==> flow/design.v <==
module apb_master
  (
   input logic          clk,
   input logic          reset,
   input logic [ 1: 0]  cmd_i,
   output logic         psel_o,
   output logic         penable_o,
   output logic [31: 0] paddr_o,
   output logic         pwrite_o,
   output logic [31: 0] pwdata_o,
   input logic          pready_i,
   output logic [31: 0] prdata_i
   );
typedef enum logic [ 1: 0]
{
 ST_IDLE = 2'b00,
 ST_SETUP = 2'b01,
 ST_ACCESS = 2'b10
 } apb_state_t;
apb_state_t state_next;
apb_state_t state_q;
logic [31: 0] rdata_q;
always_ff @ (posedge clk, posedge reset) begin
  if (reset) begin
    state_q <= ST_IDLE;
  end else begin
    state_q <= state_next;
  end
end
always_comb begin
  state_next = state_q;
  case (state_q)
    ST_IDLE : begin
      if (|cmd_i) begin
        state_next = ST_SETUP;
      end
    end
    ST_SETUP : begin
      state_next = ST_ACCESS;
    end
    ST_ACCESS : begin
      if (pready_i) begin
        state_next = ST_IDLE;
      end
    end
    default : begin
      state_next = state_q;
    end
  endcase  
end  
assign psel_o    = (state_q == ST_SETUP) | (state_q == ST_ACCESS);
assign penable_o = (state_q == ST_ACCESS);
assign pwrite_o  = cmd_i[1];
assign paddr_o   = 32'hdeadcafe;
assign pwdata_o  = rdata_q + 32'h1;
always_ff @ (posedge clk, posedge reset) begin
  if (reset) begin
    rdata_q <= 32'h0;
  end else begin
    rdata_q <= prdata_i;
  end
end
endmodule  
# ---- Step by step through the tools: apb_master
# What the tools print for apb_master, step after step.
# Line numbers count from 1 in the design file above.
# Operators: Yosys type, input widths -> output width; for muxes data width and select width s.
# Not given: n/a
dict set report design {
  top_module {apb_master}
  clk_port {clk}
  lib {sky130hd}
  pvt_corner {tt_025C_1v80}
}

# ---- Word-level counts
# Counts by Yosys on the flattened word-level netlist (proc, flatten, opt, wreduce; memories kept). Register bits leave out memories and registers merged into their read ports (data or address). Print and check cells are left out. Cells with the same type and inputs are merged into one.
dict set report word_totals {
  reg_bits 34
  elab_cells 15
  out_inout_bits 99
  in_bits 5
}
dict set report op_classes {
  n_logic 1
  reduce_logical 4
  muxes 3
  equal 4
  add_sub_neg 1
}
# operator n
set ops {}
lappend ops {{$add 32x1->32 const B} 1}
lappend ops {{$pmux 2 s3} 1}
lappend ops {{$ne 2x2->1 const B} 2}
lappend ops {{$mux 2} 2}
lappend ops {{$reduce_and 3->1} 1}
lappend ops {{$reduce_bool 3->1} 1}
lappend ops {{$eq 2x1->1 const B} 1}
lappend ops {{$eq 2x2->1 const B} 1}
lappend ops {{$logic_not 2->1} 1}
lappend ops {{$reduce_or 2->1} 1}
lappend ops {{$or 1x1->1} 1}

# ---- Logic depth
# Yosys ltp: most cells in a row. Word level: on the elaborated netlist, between registers, memories and ports. Mapped: between sequential cells and ports; inverters and the memories' decode and read muxes count.
dict set report logic_depth {
  depth_word 3
  ABC_AREA 0
  depth_mapped 2
  mapped_depth_nobuf 2
}

# ---- After synthesis
# Yosys stat after the flow's synthesis: flattened, memories mapped to cells. It holds for the ABC_AREA given above (unset counts as 0); a run with the other value may have another netlist.
# type n area_total_um2
set types {}
lappend types {sky130_fd_sc_hd__buf_4 97 728.198}
lappend types {sky130_fd_sc_hd__dfrtp_1 2 50.048}
lappend types {sky130_fd_sc_hd__dfstp_2 1 26.275}
lappend types {sky130_fd_sc_hd__a22o_1 1 8.758}
lappend types {sky130_fd_sc_hd__a21o_1 1 7.507}
lappend types {sky130_fd_sc_hd__conb_1 2 7.507}
lappend types {sky130_fd_sc_hd__inv_1 2 7.507}
lappend types {sky130_fd_sc_hd__nor2_2 1 6.256}
lappend types {sky130_fd_sc_hd__nor2b_1 1 6.256}
lappend types {sky130_fd_sc_hd__or2_1 1 6.256}
dict set report mapped {
  area_mm2 0.0008546
  n_buf 97
  cells 109
  ff_cells 3
  sequential_area_mm2 0.0000763
}

# ---- Worst setup path after synthesis
# Source: OpenSTA report_checks on the synthesized netlist (no wires, ideal clock, input and output delay 20% of the period each), path of least setup slack; recovery checks are left aside. Register names are those of the netlist, which keeps one name where synthesis merged equal registers.
dict set report synth_path {
  path_kind {register to output}
  from {register state_q}
  to {output psel_o}
  setup_slack_ns 0.152
  n_path_buf 0
  output_delay_ns 0.208
  t_required_ns 0.832
  driving_pins 2
  launch_ns 0.000
  arrival_ns 0.680
  path_delay_ns 0.680
  tclk_ns 1.04
  period_less_setup_slack_ns 0.888
}
# "path_delay_ns" is the arrival time less input delay plus setup time.
# A path that ends at an output port has no setup time.
# "driving_pins": output pins that drive a net of the path, with the launching flip-flop's if there is one; two outputs of one cell count as two.
# "period_less_setup_slack_ns" is the clock period less the worst setup slack; recovery checks do not enter. This is arithmetic on one report: input and output delays are still those of the set period (20% each).
# Where an end lacks its bit number, it is one bit of the signal, or one of the new flip-flops if synthesis recoded a state register.
dict set report synth_via {
  cell_sequence {sky130_fd_sc_hd__dfrtp_1 sky130_fd_sc_hd__or2_1}
}
# element line_no
set synth_lines {}
lappend synth_lines {{start, declared} 21} ;# apb_state_t state_q;
lappend synth_lines {{start, assigned} 25} ;# state_q <= ST_IDLE;
lappend synth_lines {{start, assigned} 27} ;# state_q <= state_next;
lappend synth_lines {{end, declared} 6} ;# output logic         psel_o,
# No chain of elaborated cells between the ends is given.

# ---- Worst path after layout
# From the final timing report of flow run 1: the path of least setup slack in the routed layout; clock arrival at registers is part of the times.
dict set report layout_path {
  path_kind {register to output}
  from {register state_q}
  to {output psel_o}
  t_required_ns 0.81
  setup_slack_ns -0.14
  arrival_ns 0.95
  launch_ns 0.23
  n_path_buf 1
  tclk_ns 1.01
  output_delay_ns 0.20
  driving_pins 3
}
# Where an end lacks its bit number, it is one bit of the signal, or one of the new flip-flops if synthesis recoded a state register.
# The rows between start and end are the longest chain of elaborated cells between them; the timing report does not say that the signal goes this way. Where chains are equally long, one stands for them.
# Each line given opens the expression or statement behind the cell; cells for indexed reads and writes are added by Yosys, which also makes memories of some case tables.
dict set report layout_via {
  cell_sequence {sky130_fd_sc_hd__dfrtp_1 sky130_fd_sc_hd__or2_1 sky130_fd_sc_hd__buf_2}
  elab_chain_len 2
  cone_cells 3
  cone_classes {2 x eq/ne; 1 x logic}
}
# element line_no
set layout_lines {}
lappend layout_lines {{start, declared} 21} ;# apb_state_t state_q;
lappend layout_lines {{start, assigned} 25} ;# state_q <= ST_IDLE;
lappend layout_lines {{start, assigned} 27} ;# state_q <= state_next;
lappend layout_lines {{$eq 2x1->1} 51} ;# assign psel_o    = (state_q == ST_SETUP) | (state_q == ST_ACCESS);
lappend layout_lines {{$or 1x1->1} 51}
lappend layout_lines {{end, declared} 6} ;# output logic         psel_o,

; Settings and measured results of 2 stored flow runs for module apb_master (sky130hd), not sorted in any way. The constraints put input and output delay at 20% of the set period each and load the outputs with 0.01 pF.
; "achieved_clock_period_ns" is the run's clock period less its worst setup slack. It is reckoned from that one timing run; input and output delays stay at 20% of the period that was set.
; "totalPower_uw": no workload was simulated; the value follows from the tool's default switching activity.

[flow run 1: settings]
period_ns = 1.01
CORE_UTILIZATION = 47
CAP_MARGIN = 20
CORE_MARGIN = 2
SLEW_MARGIN = 20
[flow run 1: results]
ws_setup_ns = -0.139
totalPower_uw = 516.9
finalUtil_frac = 0.361
synth_chip_area_mm2 = 0.0008546
achieved_clock_period_ns = 1.149
dieArea_mm2 = 0.0021753

[flow run 2: settings]
period_ns = 1.12
CORE_UTILIZATION = 58
PLACE_DENSITY = 0.83
CELL_PAD_IN_SITES_DETAIL_PLACEMENT = 1
TNS_END_PERCENT = 50
ABC_AREA = 1
GPL_ROUTABILITY_DRIVEN = 0
CTS_CLUSTER_DIAMETER = 362
MAX_ROUTING_LAYER = met4
CAP_MARGIN = 20
CORE_MARGIN = 2
SLEW_MARGIN = 20
[flow run 2: results]
ws_setup_ns = 0.029
totalPower_uw = 586.9
finalUtil_frac = 0.46
synth_chip_area_mm2 = 0.0008571
achieved_clock_period_ns = 1.091
dieArea_mm2 = 0.0018012
